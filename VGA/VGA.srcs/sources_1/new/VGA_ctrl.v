==> flow/design.v <==
`timescale 1ns / 1ps
module VGA_ctrl(
    input clk,
    input rst_n,
    input [23:0] pixel_data,  
    output reg data_req,  
    output reg [11:0] Hcounter,  
    output reg [11:0] Vcounter,   
    output reg VGA_HS,
    output reg VGA_VS,
    output reg VGA_BLK,  
    output reg [23:0]VGA_RGB,
    output VGA_CLK
    );
    reg [11:0] HS_counter;
    reg [11:0] VS_counter;
    localparam HSYNC_PLUSE_BEGIN = 0;  
    localparam HSYNC_PLUSE_END = 12'd128;  
    localparam HSYNC_DATA_BEGIN = 12'd128 + 12'd0 + 12'd88;  
    localparam HSYNC_DATA_END = 12'd128 + 12'd0 + 12'd88 + 12'd800;  
    localparam HSYNC_END = 12'd1056;  
    localparam VSYNC_PLUSE_BEGIN = 0;  
    localparam VSYNC_PLUSE_END = 12'd2;  
    localparam VSYNC_DATA_BEGIN = 12'd2 + 12'd8 + 12'd25;  
    localparam VSYNC_DATA_END = 12'd2 + 12'd8 + 12'd25 + 12'd480;  
    localparam VSYNC_END = 12'd525;  
    always @(posedge clk or negedge rst_n) begin
        if(!rst_n) begin
            HS_counter <= 0;
        end
        else if(HS_counter == HSYNC_END - 1) begin
            HS_counter <= 0;
        end
        else begin
            HS_counter <= HS_counter + 1;
        end
    end
    always @(posedge clk)
        VGA_HS <= (HS_counter >= HSYNC_PLUSE_BEGIN && HS_counter < HSYNC_PLUSE_END) ? 0 : 1;
    always @(posedge clk or negedge rst_n) begin
        if(!rst_n) begin
            VS_counter <= 0;
        end
        else if(HS_counter == HSYNC_END - 1) begin
            if(VS_counter == VSYNC_END - 1) begin
                VS_counter <= 0;
            end
            else begin
                VS_counter <= VS_counter + 1;
            end
        end
    end
    always @(posedge clk)
        VGA_VS <= (VS_counter >= VSYNC_PLUSE_BEGIN && VS_counter < VSYNC_PLUSE_END) ? 0 : 1;
    always @(posedge clk or negedge rst_n) begin
        if(!rst_n) begin
            data_req <= 1'b0;
        end
        else begin
            data_req <= (HS_counter >= HSYNC_DATA_BEGIN && HS_counter < HSYNC_DATA_END &&
                         VS_counter >= VSYNC_DATA_BEGIN && VS_counter < VSYNC_DATA_END) ? 1'b1 : 1'b0;
        end
    end
    always @(posedge clk)
        VGA_BLK <= data_req;
    always @(posedge clk)
        VGA_RGB <= VGA_BLK ? pixel_data : 0;
    always @(posedge clk) begin
        Hcounter <= data_req ? (HS_counter - HSYNC_DATA_BEGIN) : 0;
    end
    always @(posedge clk) begin
        Vcounter <= data_req ? (VS_counter - VSYNC_DATA_BEGIN) : 0;
    end
    assign VGA_CLK = !clk;
endmodule
* From RTL to reports: VGA_ctrl
Tool output for the design above, in the order of the flow.
Line numbers count from 1 in the design file above.
The mark n/a stands for no value.
- Top :: VGA_ctrl
- Clock input :: clk
- Cell library :: sky130hd
- Corner :: tt_025C_1v80

* After elaboration
Source: Yosys, flattened and elaborated, memories not mapped. Widths are those after wreduce; folded enables and synchronous resets count as part of the registers. Registers that Yosys merges into a memory's read port (data or address) are not register bits. Print and check cells do not count. Equal cells are merged and count once.
- Add/sub/neg operators :: 4
- $mul :: 0
- Div/mod/pow operators :: 0
- Order comparisons :: 8
- Eq/ne operators :: 2
- Shift-type cells :: 0
- Multiplexer cells :: 5
- Bitwise gates (word level) :: 0
- Reductions and logical operators :: 6
** Operators with widths (count)
- adder 12 x 1 -> 12 bit (second input constant) :: 2
- >= comparator 12 x 1 -> 1 bit (second input constant) :: 2
- < comparator 12 x 10 -> 1 bit (second input constant) :: 2
- two-way mux 12 bit :: 2
- == test 12 x 10 -> 1 bit (second input constant) :: 1
- == test 12 x 11 -> 1 bit (second input constant) :: 1
- < comparator 12 x 2 -> 1 bit (second input constant) :: 1
- subtractor 12 x 6 -> 12 bit (second input constant) :: 1
- >= comparator 12 x 6 -> 1 bit (second input constant) :: 1
- subtractor 12 x 8 -> 12 bit (second input constant) :: 1
- >= comparator 12 x 8 -> 1 bit (second input constant) :: 1
- < comparator 12 x 8 -> 1 bit (second input constant) :: 1
- logical AND 1 bit :: 5
- two-way mux 1 bit :: 3
- zero test 1 bit :: 1
- Register bits :: 76
- Latch bits :: 0
- Bits in writable memories :: 0
- ROM bits :: 0
- Word width x clocked read ports :: 0
- Memory cells :: 0
- Input bits :: 26
- Output and inout bits :: 53
- Cells after elaboration :: 34

* Logic depth
Yosys ltp: most cells in a row. Word level: on the elaborated netlist, between registers, memories and ports. Mapped: between sequential cells and ports; inverters and the memories' decode and read muxes count.
- Depth after elaboration :: 5
- ABC_AREA :: 0
- Depth in mapped cells :: 7
- Gate-level depth less buffers :: 6

* After synthesis
The flow's flattened synthesis, as Yosys stat reports it; memories are mapped. The netlist is that of the ABC_AREA named above (0 if unset); the other value can give another one.
Totals and module areas in this step are rounded.
** Cells by type
- sky130_fd_sc_hd__dfxtp_1 :: count 51, area in all 1.02E+03 um2
- sky130_fd_sc_hd__dfrtp_1 :: count 25, area in all 625.6 um2
- sky130_fd_sc_hd__and2_1 :: count 47, area in all 294.032 um2
- sky130_fd_sc_hd__xnor2_1 :: count 14, area in all 122.618 um2
- sky130_fd_sc_hd__xor2_1 :: count 12, area in all 105.101 um2
- sky130_fd_sc_hd__nand3_1 :: count 15, area in all 75.072 um2
- sky130_fd_sc_hd__nand2_1 :: count 15, area in all 56.304 um2
- sky130_fd_sc_hd__o21ai_0 :: count 11, area in all 55.053 um2
- sky130_fd_sc_hd__a21oi_1 :: count 10, area in all 50.048 um2
- sky130_fd_sc_hd__ha_1 :: count 4, area in all 50.048 um2
- sky130_fd_sc_hd__buf_6 :: count 4, area in all 45.043 um2
- sky130_fd_sc_hd__buf_2 :: count 8, area in all 40.038 um2
- sky130_fd_sc_hd__and3_1 :: count 6, area in all 37.536 um2
- sky130_fd_sc_hd__nor2_1 :: count 9, area in all 33.782 um2
- sky130_fd_sc_hd__nand4_1 :: count 5, area in all 31.28 um2
- sky130_fd_sc_hd__a2111oi_2 :: count 2, area in all 30.029 um2
- sky130_fd_sc_hd__inv_1 :: count 8, area in all 30.029 um2
- sky130_fd_sc_hd__nor4b_2 :: count 2, area in all 30.029 um2
Other cell types: 26; their cells: 43.
- Cells in the netlist :: 291
- Cell area after synthesis :: 3030 um2
- Area of sequential cells :: 1650 um2
- Mapped flip-flops :: 76
- Buffers :: 21

==> runs of VGA_ctrl <==
Module VGA_ctrl, platform sky130hd: 2 stored runs of the flow (Yosys, OpenROAD) with differing settings, in no particular order. Input and output delays are each 20% of the period that was set; the output load is 0.01 pF.

* Run A
** Files
==> flow/run.sh <==
#!/bin/bash
# the make line also repeats the synthesis and layout settings of config.mk as NAME=value (left out here)
make -C /OpenROAD-flow-scripts/flow DESIGN_CONFIG=/design/flow/config.mk WORK_HOME=/design/flow/orfs CLKGATE_MAP_FILE= finish
==> flow/config.mk <==
export PLATFORM = sky130hd
export DESIGN_NAME = VGA_ctrl
export DESIGN_NICKNAME = VGA_ctrl
export VERILOG_FILES = /design/flow/design.v
export SDC_FILE = /design/flow/constraint.sdc
export NUM_CORES = 4
export LEC_CHECK = 0
export CAP_MARGIN = 20
export CORE_MARGIN = 2
export CORE_UTILIZATION = 55
export MIN_ROUTING_LAYER = met2
export PLACE_DENSITY_LB_ADDON = 0.21
export SLEW_MARGIN = 20
==> flow/constraint.sdc <==
create_clock -name core_clock -period 1.01 [get_ports {clk}]
set_input_delay 0.2020 -clock core_clock [delete_from_list [all_inputs] [get_ports {clk}]]
set_output_delay 0.2020 -clock core_clock [all_outputs]
set_load 0.01 [all_outputs]
** Results
Not finished: routing ended with a tool error.

* Run B
** Files
==> flow/run.sh <==
#!/bin/bash
# the make line also repeats the synthesis and layout settings of config.mk as NAME=value (left out here)
make -C /OpenROAD-flow-scripts/flow DESIGN_CONFIG=/design/flow/config.mk WORK_HOME=/design/flow/orfs CLKGATE_MAP_FILE= finish
==> flow/config.mk <==
export PLATFORM = sky130hd
export DESIGN_NAME = VGA_ctrl
export DESIGN_NICKNAME = VGA_ctrl
export VERILOG_FILES = /design/flow/design.v
export SDC_FILE = /design/flow/constraint.sdc
export NUM_CORES = 4
export LEC_CHECK = 0
export CAP_MARGIN = 20
export CORE_MARGIN = 2
export CORE_UTILIZATION = 53
export CTS_CLUSTER_DIAMETER = 328
export CTS_CLUSTER_SIZE = 89
export MAX_ROUTING_LAYER = met4
export PLACE_DENSITY_LB_ADDON = 0.01
export SETUP_SLACK_MARGIN = 0.01
export SLEW_MARGIN = 40
export TNS_END_PERCENT = 65
==> flow/constraint.sdc <==
create_clock -name core_clock -period 1.01 [get_ports {clk}]
set_input_delay 0.2020 -clock core_clock [delete_from_list [all_inputs] [get_ports {clk}]]
set_output_delay 0.2020 -clock core_clock [all_outputs]
set_load 0.01 [all_outputs]
** Results
Not finished: clock tree synthesis ended with a tool error.
