==> flow/design.v <==
`timescale 1ns / 1ps
module i2c_bit_shift(
    input Clk,
    input Rst_n,
    input [5:0] Cmd,
    input [7:0] Tx_DATA,
    input Go,  
    output reg ack_o,  
    output reg [7:0] Rx_DATA,
    output reg Trans_Done,
    output reg i2c_sclk,
    inout i2c_sdat
    );
    reg i2c_sdat_o;  
    reg i2c_sdat_oe;  
    assign i2c_sdat = i2c_sdat_oe ? i2c_sdat_o : 1'bz;  
    parameter SYS_CLOCK = 50_000_000;  
    parameter I2C_CLOCK = 400_000;  
    parameter SCL_CNT_M = SYS_CLOCK / (I2C_CLOCK * 4) - 1;
    localparam
		WR   = 6'b000001,    
		STA  = 6'b000010,    
		RD   = 6'b000100,    
		STO  = 6'b001000,    
		ACK  = 6'b010000,    
		NACK = 6'b100000;    
    reg [19:0] div_cnt;
    reg en_div_cnt;  
    always @(posedge Clk or negedge Rst_n) begin
        if (!Rst_n) begin
            div_cnt <= 20'd0;
        end else if (en_div_cnt) begin
            if (div_cnt == SCL_CNT_M) begin
                div_cnt <= 20'd0;
            end else begin
                div_cnt <= div_cnt + 1'b1;
            end
        end else begin
            div_cnt <= 20'd0;
        end
    end
    wire sClk_plus = (div_cnt == SCL_CNT_M);
    reg [7:0] state;
	localparam
		IDLE      = 8'b00000001,    
		GEN_STA   = 8'b00000010,    
		WR_DATA   = 8'b00000100,    
		RD_DATA   = 8'b00001000,    
		CHECK_ACK = 8'b00010000,    
		GEN_ACK   = 8'b00100000,    
		GEN_STO   = 8'b01000000;    
    reg [4:0] cnt;  
    always @(posedge Clk or negedge Rst_n) begin
        if(!Rst_n) begin
            state <= IDLE;
            Rx_DATA <= 8'd0;
            i2c_sdat_oe <= 1'b0;
            en_div_cnt <= 1'b0;
            i2c_sdat_o <= 1'b1;
            Trans_Done <= 1'b0;
            ack_o <= 1'b0;
            cnt <= 5'd0;
        end
        else begin
            case (state)
                IDLE: begin
					Trans_Done <= 1'b0;
					i2c_sdat_oe <= 1'd1;
					if (Go) begin
						en_div_cnt <= 1'b1;
						if(Cmd & STA)
							state <= GEN_STA;
						else if(Cmd & WR)
							state <= WR_DATA;
						else if(Cmd & RD)
							state <= RD_DATA;
						else
							state <= IDLE;
					end else begin
						en_div_cnt <= 1'b0;
						state <= IDLE;
					end
                end
                GEN_STA: begin
                    if (sClk_plus) begin
                        if (cnt == 3)
                            cnt <= 0;
                        else
                            cnt <= cnt + 1'b1;
                        case (cnt)
                            0: begin i2c_sdat_o <= 1'b1; i2c_sdat_oe <= 1'b1; end
                            1: begin i2c_sclk <= 1'b1; end
                            2: begin i2c_sdat_o <= 1'b0; i2c_sclk <= 1'b1; end
                            3: begin i2c_sclk <= 1'b0; end
                            default: begin i2c_sdat_o <= 1'b1; i2c_sclk <= 1'b1; end
                        endcase
                        if (cnt == 3) begin
                            if (Cmd & WR)
                                state <= WR_DATA;
                            else if (Cmd & RD)
                                state <= RD_DATA;
                            else
                                state <= IDLE;
                        end
                    end
                end
                WR_DATA: begin
                    if (sClk_plus) begin
                        if (cnt == 31)
                            cnt <= 0;
                        else
                            cnt <= cnt + 1'b1;
						case(cnt)
							0,4,8,12,16,20,24,28:begin i2c_sdat_o <= Tx_DATA[7-cnt[4:2]]; i2c_sdat_oe <= 1'd1;end	 
							1,5,9,13,17,21,25,29:begin i2c_sclk <= 1;end	 
							2,6,10,14,18,22,26,30:begin i2c_sclk <= 1;end	 
							3,7,11,15,19,23,27,31:begin i2c_sclk <= 0;end	 
							default:begin i2c_sdat_o <= 1; i2c_sclk <= 1;end
						endcase
                        if (cnt == 31) begin
                            state <= CHECK_ACK;
                        end
                    end
                end
                CHECK_ACK: begin
                    if (sClk_plus) begin
                        if (cnt == 3)
                            cnt <= 0;
                        else
                            cnt <= cnt + 1'b1;
                        case (cnt)
                            0: begin i2c_sdat_oe <= 1'b0; i2c_sclk <= 1'b0; end
                            1: begin i2c_sclk <= 1'b1; end
                            2: begin ack_o <= i2c_sdat; i2c_sclk <= 1'b1; end
                            3: begin i2c_sclk <= 1'b0; end
                            default: begin i2c_sdat_o <= 1'b1; i2c_sclk <= 1'b1; end
                        endcase
                        if (cnt == 3) begin
                            if (Cmd & STO)
                                state <= GEN_STO;
                            else begin
                                state <= IDLE;
                                Trans_Done <= 1'b1;
                            end
                        end
                    end
                end
                GEN_STO: begin
                    if (sClk_plus) begin
                        if (cnt == 3)
                            cnt <= 0;
                        else
                            cnt <= cnt + 1'b1;
                        case (cnt)
                            0: begin i2c_sdat_o <= 1'b0; i2c_sdat_oe <= 1'b1; end
                            1: begin i2c_sclk <= 1'b1; end
                            2: begin i2c_sdat_o <= 1'b1; i2c_sclk <= 1'b1; end
                            3: begin i2c_sclk <= 1'b1; end
                            default: begin i2c_sdat_o <= 1'b1; i2c_sclk <= 1'b1; end
                        endcase
                        if (cnt == 3) begin
                            state <= IDLE;
                            Trans_Done <= 1'b1;
                        end
                    end
                end
                RD_DATA: begin
                    if (sClk_plus) begin
                        if (cnt == 31)
                            cnt <= 0;
                        else
                            cnt <= cnt + 1'b1;
                        case (cnt)
                            0,4,8,12,16,20,24,28: begin i2c_sdat_oe <= 1'b0; i2c_sclk <= 0; end  
                            1,5,9,13,17,21,25,29: begin i2c_sclk <= 1'b1; end  
                            2,6,10,14,18,22,26,30: begin i2c_sclk <= 1'b1; Rx_DATA <= {Rx_DATA[6:0], i2c_sdat}; end  
                            3,7,11,15,19,23,27,31: begin i2c_sclk <= 1'b0; end  
                            default: begin i2c_sdat_o <= 1'b1; i2c_sclk <= 1'b1; end
                        endcase
                        if (cnt == 31) begin
                            state <= GEN_ACK;
                        end
                    end
                end
                GEN_ACK: begin
                    if (sClk_plus) begin
                        if (cnt == 31)
                            cnt <= 0;
                        else
                            cnt <= cnt + 1'b1;
                        case (cnt)
                            0: begin 
                                i2c_sdat_oe <= 1'b1;  
                                i2c_sclk <= 1'b0;
                                if (Cmd & ACK)
                                    i2c_sdat_o <= 1'b0;  
                                else if (Cmd & NACK)
                                    i2c_sdat_o <= 1'b1;  
                            end
                            1: begin i2c_sclk <= 1'b1; end
                            2: begin i2c_sclk <= 1'b1; end
                            3: begin i2c_sclk <= 1'b0; end
                            default: begin i2c_sdat_o <= 1'b1; i2c_sclk <= 1'b1; end
                        endcase
                        if (cnt == 3) begin
                            if (Cmd & STO)
                                state <= GEN_STO;
                            else begin
                                state <= IDLE;
                                Trans_Done <= 1'b1;
                            end
                        end
                    end
                end
                default: state <= IDLE;
            endcase
        end
    end
endmodule
`timescale 1ns / 1ps
module i2c_control(
	input  Clk,
	input  Rst_n,
	input  wrreg_req,       
	input  rdreg_req,       
	input  [15:0] addr,     
	input  addr_mode,       
	input  [7:0] wrdata,    
	output reg [7:0] rddata,  
	input  [7:0] device_id, 
	output reg RW_Done,     
	output reg ack,         
	output i2c_sclk,
	inout  i2c_sdat
);
	reg  [5:0] Cmd;         
	reg  [7:0] Tx_DATA;     
	wire Trans_Done;        
	wire ack_o;             
	reg  Go;                
	wire [15:0] reg_addr;   
	wire [7:0]  Rx_DATA;    
	assign reg_addr = addr_mode ? addr : {addr[7:0], addr[15:8]};
	localparam
		WR   = 6'b000001,    
		STA  = 6'b000010,    
		RD   = 6'b000100,    
		STO  = 6'b001000,    
		ACK  = 6'b010000,    
		NACK = 6'b100000;    
	i2c_bit_shift u_i2c_bit_shift(
		.Clk(Clk),
		.Rst_n(Rst_n),
		.Cmd(Cmd),
		.Go(Go),
		.Rx_DATA(Rx_DATA),
		.Tx_DATA(Tx_DATA),
		.Trans_Done(Trans_Done),
		.ack_o(ack_o),
		.i2c_sclk(i2c_sclk),
		.i2c_sdat(i2c_sdat)
	);
	reg [6:0] state;
	reg [7:0] cnt;         
	localparam
		IDLE         = 7'b0000001,    
		WR_REG       = 7'b0000010,    
		WAIT_WR_DONE = 7'b0000100,    
		WR_REG_DONE  = 7'b0001000,    
		RD_REG       = 7'b0010000,    
		WAIT_RD_DONE = 7'b0100000,    
		RD_REG_DONE  = 7'b1000000;    
	always @(posedge Clk or negedge Rst_n) begin
		if (!Rst_n) begin
			Cmd     <= 6'd0;
			Tx_DATA <= 8'd0;
			Go      <= 1'b0;
			rddata  <= 8'd0;
			state   <= IDLE;
			ack     <= 1'b0;
			RW_Done <= 1'b0;
			cnt     <= 8'd0;
		end else begin
			case (state)
				IDLE: begin
					cnt     <= 0;
					ack     <= 0;
					RW_Done <= 1'b0;
					if (wrreg_req)
						state <= WR_REG;
					else if (rdreg_req)
						state <= RD_REG;
					else
						state <= IDLE;
				end
				WR_REG: begin
					state <= WAIT_WR_DONE;
					case (cnt)
						0: write_byte(WR | STA, device_id);           
						1: write_byte(WR, reg_addr[15:8]);            
						2: write_byte(WR, reg_addr[7:0]);             
						3: write_byte(WR | STO, wrdata);              
						default: ;
					endcase
				end
				WAIT_WR_DONE: begin
					Go <= 1'b0;
					if (Trans_Done) begin
						ack <= ack | ack_o;  
						case (cnt)
							0: begin cnt <= 1; state <= WR_REG; end
							1: begin
									state <= WR_REG;
									if (addr_mode)
										cnt <= 2;    
									else
										cnt <= 3;    
								end
							2: begin cnt <= 3; state <= WR_REG; end
							3: state <= WR_REG_DONE;
							default: state <= IDLE;
						endcase
					end
				end
				WR_REG_DONE: begin
					RW_Done <= 1'b1;
					state   <= IDLE;
				end
				RD_REG: begin
					state <= WAIT_RD_DONE;
					case (cnt)
						0: write_byte(WR | STA, device_id);           
						1: write_byte(WR, reg_addr[15:8]);            
						2: write_byte(WR, reg_addr[7:0]);             
						3: write_byte(WR | STA, device_id | 8'd1);    
						4: read_byte(RD | NACK | STO);                
						default: ;
					endcase
				end
				WAIT_RD_DONE: begin
					Go <= 1'b0;
					if (Trans_Done) begin
						if (cnt <= 3)
							ack <= ack | ack_o;
						case (cnt)
							0: begin cnt <= 1; state <= RD_REG; end
							1: begin
									state <= RD_REG;
									if (addr_mode)
										cnt <= 2;
									else
										cnt <= 3;
								end
							2: begin cnt <= 3; state <= RD_REG; end
							3: begin cnt <= 4; state <= RD_REG; end
							4: state <= RD_REG_DONE;
							default: state <= IDLE;
						endcase
					end
				end
				RD_REG_DONE: begin
					RW_Done <= 1'b1;
					rddata  <= Rx_DATA;
					state   <= IDLE;
				end
				default: state <= IDLE;
			endcase
		end
	end
	task read_byte;
		input [5:0] Ctrl_Cmd;
		begin
			Cmd <= Ctrl_Cmd;
			Go  <= 1'b1;
		end
	endtask
	task write_byte;
		input [5:0] Ctrl_Cmd;
		input [7:0] Wr_Byte_Data;
		begin
			Cmd     <= Ctrl_Cmd;
			Tx_DATA <= Wr_Byte_Data;
			Go      <= 1'b1;
		end
	endtask
endmodule
* Step by step through the tools: i2c_control
The steps from the RTL of i2c_control to its reports follow in flow order.
Lines are those of the file above, counted from 1.
Operators carry their Yosys type and port widths (W data, S select, Z words).
Library cell names are shortened.
Not given: n/a
- Top :: i2c_control
- Clock port :: Clk
- Cell library :: sky130hd
- Corner :: tt_025C_1v80

* Word level
Yosys after proc, flatten, opt, wreduce and memory -nomap, before mapping. Memory bits, and registers merged into a memory's read port (data or address), are not among the register bits. Print and check cells are not counted. Equal cells are merged and count once.
- Bits in registers :: 87
- Bits of input ports :: 37
- Output and inout bits :: 12
- Elaborated cells :: 249
- Add/subtract/negate cells :: 3
- Order comparisons :: 1
- Equality and inequality tests :: 89
- Shift operators :: 1
- Multiplexer cells :: 92
- Bitwise logic cells :: 1
- Reduce/logical cells :: 44
** Operators with widths (number)
- $mux W8 :: 15
- $pmux W8 S4 :: 3
- $eq A5 B5 Y1 const B :: 16
- $pmux W8 S6 :: 1
- $pmux W8 S3 :: 2
- $eq A5 B4 Y1 const B :: 8
- $mux W20 :: 2
- $ne A2 B1 Y1 const B :: 19
- $mux W1 :: 37
- $pmux W6 S3 :: 2
- $pmux W7 S5 :: 1
- $reduce_or A16 Y1 :: 2
- $shiftx A8 B32 Y1 :: 1
- $mux W5 :: 6
- $ne A2 B2 Y1 const B :: 12
- $eq A8 B2 Y1 const B :: 3
- $reduce_or A8 Y1 :: 3
- $mux W7 :: 3
- $reduce_and A10 Y1 :: 2
- $add A20 B1 Y20 const B :: 1
- $eq A20 B5 Y1 const B :: 1
- $eq A5 B3 Y1 const B :: 4
- $reduce_and A3 Y1 :: 6
- $ne A4 B4 Y1 const B :: 4
- $eq A8 B1 Y1 const B :: 2
- $eq A8 B3 Y1 const B :: 2
- $pmux W8 S2 :: 1
- $mux W16 :: 1
Not listed: further kinds 46, cells in them 71.

* Depth
Yosys ltp: most cells in a row. Word level: on the elaborated netlist, between registers, memories and ports. Mapped: between sequential cells and ports; inverters and the memories' decode and read muxes count.
- Word-level depth :: 5
- ABC_AREA :: 0
- Depth in mapped cells :: 8
- Mapped depth without buffers :: 8

* After synthesis
The flow's flattened synthesis, as Yosys stat reports it; memories are mapped. The netlist is that of the ABC_AREA named above (0 if unset); the other value can give another one.
- Cells in the netlist :: 444
- Chip area (Yosys) :: 4356.7 µm²
- Sequential part of the area :: 2011.9 µm²
- Flip-flop cells :: 80
- Buffers :: 21
** Cell types
- dfrtp_1 :: number 75, total area 1876.8 µm²
- mux2_2 :: number 32, total area 360.346 µm²
- nand2_1 :: number 50, total area 187.68 µm²
- o21ai_0 :: number 34, total area 170.163 µm²
- nor2_1 :: number 45, total area 168.912 µm²
- dfstp_2 :: number 4, total area 105.101 µm²
- a21oi_1 :: number 18, total area 90.086 µm²
- ha_1 :: number 7, total area 87.584 µm²
- nand3_1 :: number 17, total area 85.082 µm²
- xor2_1 :: number 9, total area 78.826 µm²
- xnor2_1 :: number 8, total area 70.067 µm²
- a22oi_1 :: number 9, total area 67.565 µm²
- o22ai_1 :: number 9, total area 56.304 µm²
- a32o_1 :: number 5, total area 50.048 µm²
- clkbuf_1 :: number 12, total area 45.043 µm²
- inv_1 :: number 12, total area 45.043 µm²
- mux4_2 :: number 2, total area 45.043 µm²
- o31ai_1 :: number 5, total area 37.536 µm²
Not listed: further types 45, cells in them 91.
By module: a second synthesis without flattening, with its own total; a netlist apart from the flattened one above.
- Cell total of the unflattened synthesis :: 422
- Area (unflattened synthesis) :: 4324.1 µm²
Rows give one instance, submodules left out.
** By module
- i2c_bit_shift :: times used 1, cells 237, area 2403.6 µm², seq. area 1133.6 µm²
- i2c_control :: times used 1, cells 185, area 1920.6 µm², seq. area 878.3 µm²

* Timing after synthesis
OpenSTA on the mapped netlist: ideal clock, no wires. The path of least setup slack (recovery checks aside). Input and output delay are each 20% of the period. Register names are those of the netlist, which keeps one name where synthesis merged equal registers.
- Kind :: reg2reg
- From :: register u_i2c_bit_shift.cnt[0]
- To :: register u_i2c_bit_shift.i2c_sclk
- Period :: 2.35 ns
- Library setup time :: 0.257 ns
- Time at the first pin :: 0.000 ns
- Arrival :: 1.681 ns
- Data required time :: 2.093 ns
- Path slack :: 0.412 ns
- Delay of the path :: 1.938 ns
- Driving pins on the path :: 7
- Path buffers :: 0
- Synthesis period reached :: 1.938 ns
"delay of the path" is the arrival time less input delay plus setup time.
"driving pins on the path" counts driving pins, that of a launching flip-flop among them; a cell with two outputs on the path counts twice.
"synthesis period reached" is the clock period less the worst setup slack; recovery checks do not enter. This is arithmetic on one report: input and output delays are still those of the set period (20% each).
The rows between start and end are the longest chain of elaborated cells between them; the timing report does not say that the signal goes this way. Where chains are equally long, one stands for them.
A line is the first line of the expression or statement that the cell stems from. Yosys adds cells for indexed reads and writes and turns some case tables into memories.
At most two assigning lines are given for a register; there are more.
The path ends at the data pin of a flip-flop with enable; ways to the enable are not counted.
- Cells stage by stage :: dfrtp_1 > ha_1 > or4b_4 > nor4_1 > a31oi_1 > o21ai_0 > nand2b_1
- Length of the longest elaborated chain :: 5
- Elaborated cells on any way between the ends :: 47
- Classes of those cells :: eq/ne (31); mux (11); reduce/logical (5)
** Ends and longest elaborated chain, post-synthesis
- start: declaration :: RTL line 52 : reg [4:0] cnt;
- start: assignment :: RTL line 89 : cnt <= cnt + 1'b1;
- start: assignment :: RTL line 112 : cnt <= cnt + 1'b1;
- $logic_not A5 Y1 :: RTL line 131 : case (cnt)
- $reduce_or A2 Y1
- $mux W1 :: RTL line 131
- $mux W1 :: RTL line 126 : if (sClk_plus) begin
- $pmux W1 S5 :: RTL line 65 : case (state)
- end: assignment :: RTL line 92 : 1: begin i2c_sclk <= 1'b1; end
- end: assignment :: RTL line 93 : 2: begin i2c_sdat_o <= 1'b0; i2c_sclk <= 1'b1; end
- end: declaration :: RTL line 11 : output reg i2c_sclk,

* Worst path after layout
Path of least setup slack in the final report of stored run 1 (OpenROAD, finished layout, wires in). Where an end is a register, its clock arrival counts in the times.
- Kind :: reg2reg
- From :: register u_i2c_bit_shift.cnt[1]
- To :: register u_i2c_bit_shift.i2c_sclk
- Period :: 2.08 ns
- Library setup time :: 0.25 ns
- Time at the first pin :: 0.34 ns
- Arrival :: 2.04 ns
- Data required time :: 2.17 ns
- Path slack :: 0.13 ns
- Driving pins on the path :: 7
- Path buffers :: 0
The rows between start and end are the longest chain of elaborated cells between them; the timing report does not say that the signal goes this way. Where chains are equally long, one stands for them.
At most two assigning lines are given for a register; there are more.
The path ends at the data pin of a flip-flop with enable; ways to the enable are not counted.
- Cells stage by stage :: dfrtp_1 > ha_1 > or4b_4 > nor4_2 > a31oi_1 > o21ai_0 > nand2b_1
- Length of the longest elaborated chain :: 5
- Elaborated cells on any way between the ends :: 47
- Classes of those cells :: eq/ne (31); mux (11); reduce/logical (5)
** Ends and longest elaborated chain, after layout
- start: declaration :: RTL line 52 : reg [4:0] cnt;
- start: assignment :: RTL line 89 : cnt <= cnt + 1'b1;
- start: assignment :: RTL line 112 : cnt <= cnt + 1'b1;
- $logic_not A5 Y1 :: RTL line 131 : case (cnt)
- $reduce_or A2 Y1
- $mux W1 :: RTL line 131
- $mux W1 :: RTL line 126 : if (sClk_plus) begin
- $pmux W1 S5 :: RTL line 65 : case (state)
- end: assignment :: RTL line 92 : 1: begin i2c_sclk <= 1'b1; end
- end: assignment :: RTL line 93 : 2: begin i2c_sdat_o <= 1'b0; i2c_sclk <= 1'b1; end
- end: declaration :: RTL line 11 : output reg i2c_sclk,

Flow measurements of i2c_control on sky130hd: 2 stored runs with different settings, listed in no order. Input and output delays are each 20% of the period that was set; the output load is 0.01 pF.
"clock period reached": clock period set for the run, less the worst setup slack. It is reckoned from that one timing run; input and output delays stay at 20% of the period that was set.
"time of the worst setup path" is the time allowed to the run's worst setup path (the clock period less input and output delay, where it has them) less its slack. Clock arrival times count: a late capture clock shortens it, a late launch clock lengthens it.
"total power after layout" is the tool's figure for a default switching activity; nothing was simulated.

* Stored run 1
** Files
==> flow/run.sh <==
#!/bin/bash
# the make line also repeats the synthesis and layout settings of config.mk as NAME=value (left out here)
make -C /OpenROAD-flow-scripts/flow DESIGN_CONFIG=/design/flow/config.mk WORK_HOME=/design/flow/orfs CLKGATE_MAP_FILE= finish
==> flow/config.mk <==
export PLATFORM = sky130hd
export DESIGN_NAME = i2c_control
export DESIGN_NICKNAME = i2c_control
export VERILOG_FILES = /design/flow/design.v
export SDC_FILE = /design/flow/constraint.sdc
export NUM_CORES = 4
export LEC_CHECK = 0
export CAP_MARGIN = 20
export CORE_MARGIN = 2
export CORE_UTILIZATION = 34
export SLEW_MARGIN = 20
==> flow/constraint.sdc <==
create_clock -name core_clock -period 2.08 [get_ports {Clk}]
set_input_delay 0.4160 -clock core_clock [delete_from_list [all_inputs] [get_ports {Clk}]]
set_output_delay 0.4160 -clock core_clock [all_outputs]
set_load 0.01 [all_outputs]
** Results
- Time of the worst setup path :: 1.95 ns
- Worst setup path type :: reg2reg
- Total power after layout :: 0.003401 W
- Smallest setup slack :: 0.130 ns
- Die size :: 13734.7 µm²
- Clock period reached :: 1.950 ns
- Standard-cell area after layout :: 5487.8 µm²
- Final setup TNS :: 0.000 ns
- Worst-case hold slack :: 0.224 ns
- Utilization :: 43.7%
- Mapped cell area after synthesis :: 4356.7 µm²

* Stored run 2
** Files
==> flow/run.sh <==
#!/bin/bash
# the make line also repeats the synthesis and layout settings of config.mk as NAME=value (left out here)
make -C /OpenROAD-flow-scripts/flow DESIGN_CONFIG=/design/flow/config.mk WORK_HOME=/design/flow/orfs CLKGATE_MAP_FILE= finish
==> flow/config.mk <==
export PLATFORM = sky130hd
export DESIGN_NAME = i2c_control
export DESIGN_NICKNAME = i2c_control
export VERILOG_FILES = /design/flow/design.v
export SDC_FILE = /design/flow/constraint.sdc
export NUM_CORES = 4
export LEC_CHECK = 0
export CAP_MARGIN = 20
export CORE_ASPECT_RATIO = 0.6
export CORE_MARGIN = 2
export CORE_UTILIZATION = 49
export CTS_CLUSTER_SIZE = 92
export HOLD_SLACK_MARGIN = 0.21
export MAX_ROUTING_LAYER = met4
export PLACE_DENSITY_LB_ADDON = 0.03
export SLEW_MARGIN = 20
==> flow/constraint.sdc <==
create_clock -name core_clock -period 2.95 [get_ports {Clk}]
set_input_delay 0.5900 -clock core_clock [delete_from_list [all_inputs] [get_ports {Clk}]]
set_output_delay 0.5900 -clock core_clock [all_outputs]
set_load 0.01 [all_outputs]
** Results
- Time of the worst setup path :: 2.43 ns
- Worst setup path type :: reg2reg
- Total power after layout :: 0.002444 W
- Smallest setup slack :: 0.519 ns
- Die size :: 9686.2 µm²
- Clock period reached :: 2.431 ns
- Standard-cell area after layout :: 5228.8 µm²
- Final setup TNS :: 0.000 ns
- Worst-case hold slack :: 0.405 ns
- Utilization :: 61.1%
- Mapped cell area after synthesis :: 4356.7 µm²
